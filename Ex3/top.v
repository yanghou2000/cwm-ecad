==> flow/design.v <==
`timescale 1ns / 100ps
module monitor (
    input rst,
    input clk,
    input change,
    input on_off,
    output [7:0] counter_out
    );
    reg [7:0] counter_out;
always @(posedge clk)
      begin
         if(rst)
	   counter_out <= 0;
         else
	   begin
             if(change)
	       begin	
                 if(on_off)
		   counter_out<=counter_out+1;
		 else
		   counter_out<=counter_out-1;
               end
	   end
      end
endmodule
* Reports on monitor
Tool output for the design above, in the order of the flow. Line numbers count from 1 in the design file above. Operators carry their Yosys type and port widths (W data, S select, Z words). The mark -- stands for no value.
Set-up: top module monitor, clock input clk, cell library sky130hd, timing corner tt_025C_1v80

* Word-level counts
Source: Yosys, flattened and elaborated, memories not mapped. Widths are those after wreduce; folded enables and synchronous resets count as part of the registers. Registers that Yosys merges into a memory's read port (data or address) are not register bits. Print and check cells do not count. Equal cells are merged and count once.
Cells by class: mux-type cells 1, add/subtract/negate cells 2
Operators with widths (count):
- $add A8 B1 Y8 const B | 1
- $sub A8 B1 Y8 const B | 1
- $mux W8 | 1
Storage and ports: input bits 4, output and inout port bits 8, word-level cells 4, register bits 8

* Logic depth
Yosys ltp: most cells in a row. Word level: on the elaborated netlist, between registers, memories and ports. Mapped: between sequential cells and ports; inverters and the memories' decode and read muxes count.
Logic depth: depth after elaboration 2, ABC_AREA 0, gate-level depth with buffers 7, depth with buffers taken out 7

* Mapped cells and area
Source: synth_stat.txt of the flow (Yosys; design flattened, memories mapped). It holds for the ABC_AREA given above (unset counts as 0); a run with the other value may have another netlist. Totals and module areas in this step are rounded.
Cell types:
- sky130_fd_sc_hd__dfxtp_1 | count 8, area in all 160.154 sq um
- sky130_fd_sc_hd__ha_1 | count 6, area in all 75.072 sq um
- sky130_fd_sc_hd__mux2i_1 | count 4, area in all 40.038 sq um
- sky130_fd_sc_hd__a21oi_2 | count 4, area in all 35.034 sq um
- sky130_fd_sc_hd__nor2_1 | count 8, area in all 30.029 sq um
- sky130_fd_sc_hd__nand2_1 | count 7, area in all 26.275 sq um
- sky130_fd_sc_hd__xnor2_1 | count 3, area in all 26.275 sq um
- sky130_fd_sc_hd__fa_1 | count 1, area in all 20.019 sq um
- sky130_fd_sc_hd__xor2_1 | count 2, area in all 17.517 sq um
- sky130_fd_sc_hd__nor3b_1 | count 2, area in all 15.014 sq um
- sky130_fd_sc_hd__a31oi_1 | count 2, area in all 12.512 sq um
- sky130_fd_sc_hd__nand2b_1 | count 2, area in all 12.512 sq um
- sky130_fd_sc_hd__mux2_1 | count 1, area in all 11.261 sq um
- sky130_fd_sc_hd__nand4bb_1 | count 1, area in all 11.261 sq um
- sky130_fd_sc_hd__a211oi_1 | count 1, area in all 7.507 sq um
- sky130_fd_sc_hd__a21o_1 | count 1, area in all 7.507 sq um
- sky130_fd_sc_hd__inv_1 | count 2, area in all 7.507 sq um
- sky130_fd_sc_hd__o211ai_1 | count 1, area in all 7.507 sq um
Not listed: further types 9, cells in them 9.
Mapped netlist: standard cells after synthesis 65, sequential area 0.00016 sq mm, synthesis area 0.00057 sq mm, buffer cells 2, flip-flop cells 8

* Worst setup path after synthesis
Source: OpenSTA report_checks on the synthesized netlist (no wires, ideal clock, input and output delay 20% of the period each), path of least setup slack; recovery checks are left aside. Register names are those of the netlist, which keeps one name where synthesis merged equal registers.
Timing path post-synthesis: path kind input port to flip-flop, start point input on_off, end point register counter_out[7], required time 2.967 ns, external input delay 0.618 ns, setup time 0.123 ns, path slack 0.972 ns, path delay 1.500 ns, driving pins on the path 7, buffers on the path 0, period 3.09 ns, arrival 1.995 ns, launch time at the first pin 0.618 ns, synthesis period reached 2.118 ns
"path delay" is the arrival time less input delay plus setup time. "driving pins on the path" counts driving pins, that of a launching flip-flop among them; a cell with two outputs on the path counts twice. "synthesis period reached" is the clock period less the worst setup slack; recovery checks do not enter. This is arithmetic on one report: input and output delays are still those of the set period (20% each). The rows between start and end are the longest chain of elaborated cells between them; the timing report does not say that the signal goes this way. Where chains are equally long, one stands for them. Each line given opens the expression or statement behind the cell; cells for indexed reads and writes are added by Yosys, which also makes memories of some case tables. At most two assigning lines are given for a register; there are more.
On the way, post-synthesis: path through sky130_fd_sc_hd__inv_1 > sky130_fd_sc_hd__ha_1 > sky130_fd_sc_hd__a21oi_2 > sky130_fd_sc_hd__o21ai_1 > sky130_fd_sc_hd__a21oi_2 > sky130_fd_sc_hd__mux2i_1 > sky130_fd_sc_hd__mux2_1, cells in the longest elaborated chain 1, elaborated cells between the ends (all ways) 1, source lines of those cells 1, classes of those cells mux (1)
RTL lines, path post-synthesis:
- start, declared | line 6 | input on_off,
- $mux W8 | line 18 | if(on_off)
- end, assigned | line 19 | counter_out<=counter_out+1;
- end, assigned | line 21 | counter_out<=counter_out-1;
- end, declared | line 7 | output [7:0] counter_out

* Worst path after layout
From the final timing report of record 2: the path of least setup slack in the routed layout; clock arrival at registers is part of the times.
Timing path after layout: path kind input port to flip-flop, start point input on_off, end point register counter_out[7], external input delay 0.33 ns, arrival 1.76 ns, launch time at the first pin 0.33 ns, path slack 0.04 ns, period 1.66 ns, buffers on the path 2, required time 1.80 ns, driving pins on the path 9, setup time 0.11 ns
The rows between start and end are the longest chain of elaborated cells between them; the timing report does not say that the signal goes this way. Where chains are equally long, one stands for them. At most two assigning lines are given for a register; there are more.
On the way, after layout: path through sky130_fd_sc_hd__buf_6 > sky130_fd_sc_hd__clkinvlp_4 > sky130_fd_sc_hd__buf_12 > sky130_fd_sc_hd__ha_4 > sky130_fd_sc_hd__a21oi_4 > sky130_fd_sc_hd__o21ai_1 > sky130_fd_sc_hd__a21oi_2 > sky130_fd_sc_hd__mux2i_1 > sky130_fd_sc_hd__mux2_1, cells in the longest elaborated chain 1, elaborated cells between the ends (all ways) 1, source lines of those cells 1, classes of those cells mux (1)
RTL lines, path after layout:
- start, declared | line 6 | input on_off,
- $mux W8 | line 18 | if(on_off)
- end, assigned | line 19 | counter_out<=counter_out+1;
- end, assigned | line 21 | counter_out<=counter_out-1;
- end, declared | line 7 | output [7:0] counter_out

Hand-over note for monitor

Stored flow runs of monitor (2 of them; Yosys, OpenROAD, sky130hd). They differ in their settings and are not a sequence. Constraints: input delay and output delay 20% of the set period each, output load 0.01 pF.
"reached clock period" is the run's clock period less its worst setup slack. It is reckoned from that one timing run; input and output delays stay at 20% of the period that was set.
"time of the worst setup path" is the time allowed to the run's worst setup path (the clock period less input and output delay, where it has them) less its slack. Clock arrival times count: a late capture clock shortens it, a late launch clock lengthens it.
"total power after layout": no workload was simulated; the value follows from the tool's default switching activity.
Measured values are rounded.

* Record 1 | settings: period_ns 1.42; CORE_UTILIZATION 72; PLACE_DENSITY_LB_ADDON 0.14; CELL_PAD_IN_SITES_DETAIL_PLACEMENT 2; GPL_TIMING_DRIVEN 1; MIN_ROUTING_LAYER met1; MAX_ROUTING_LAYER met5; CAP_MARGIN 20; CORE_MARGIN 2; SLEW_MARGIN 20 | no final report: floorplanning broke off with PDN-0185
* Record 2 | settings: period_ns 1.66; CORE_UTILIZATION 21; PLACE_DENSITY_LB_ADDON 0.27; CORE_MARGIN 8; CELL_PAD_IN_SITES_GLOBAL_PLACEMENT 1; CELL_PAD_IN_SITES_DETAIL_PLACEMENT 0; ABC_AREA 0; GPL_TIMING_DRIVEN 0; CTS_CLUSTER_SIZE 19; SLEW_MARGIN 30; MAX_ROUTING_LAYER met4; CAP_MARGIN 20 | results: lowest hold slack 0.50 ns; post-layout utilization 0.33; Yosys chip area after synthesis 0.00057 sq mm; reached clock period 1.616 ns; worst slack on setup checks 0.044 ns; total die area 0.0046 sq mm; setup TNS 0.000 ns; total power after layout 800 uW; time of the worst setup path 1.28 ns; critical path kind input port to flip-flop

End of note.
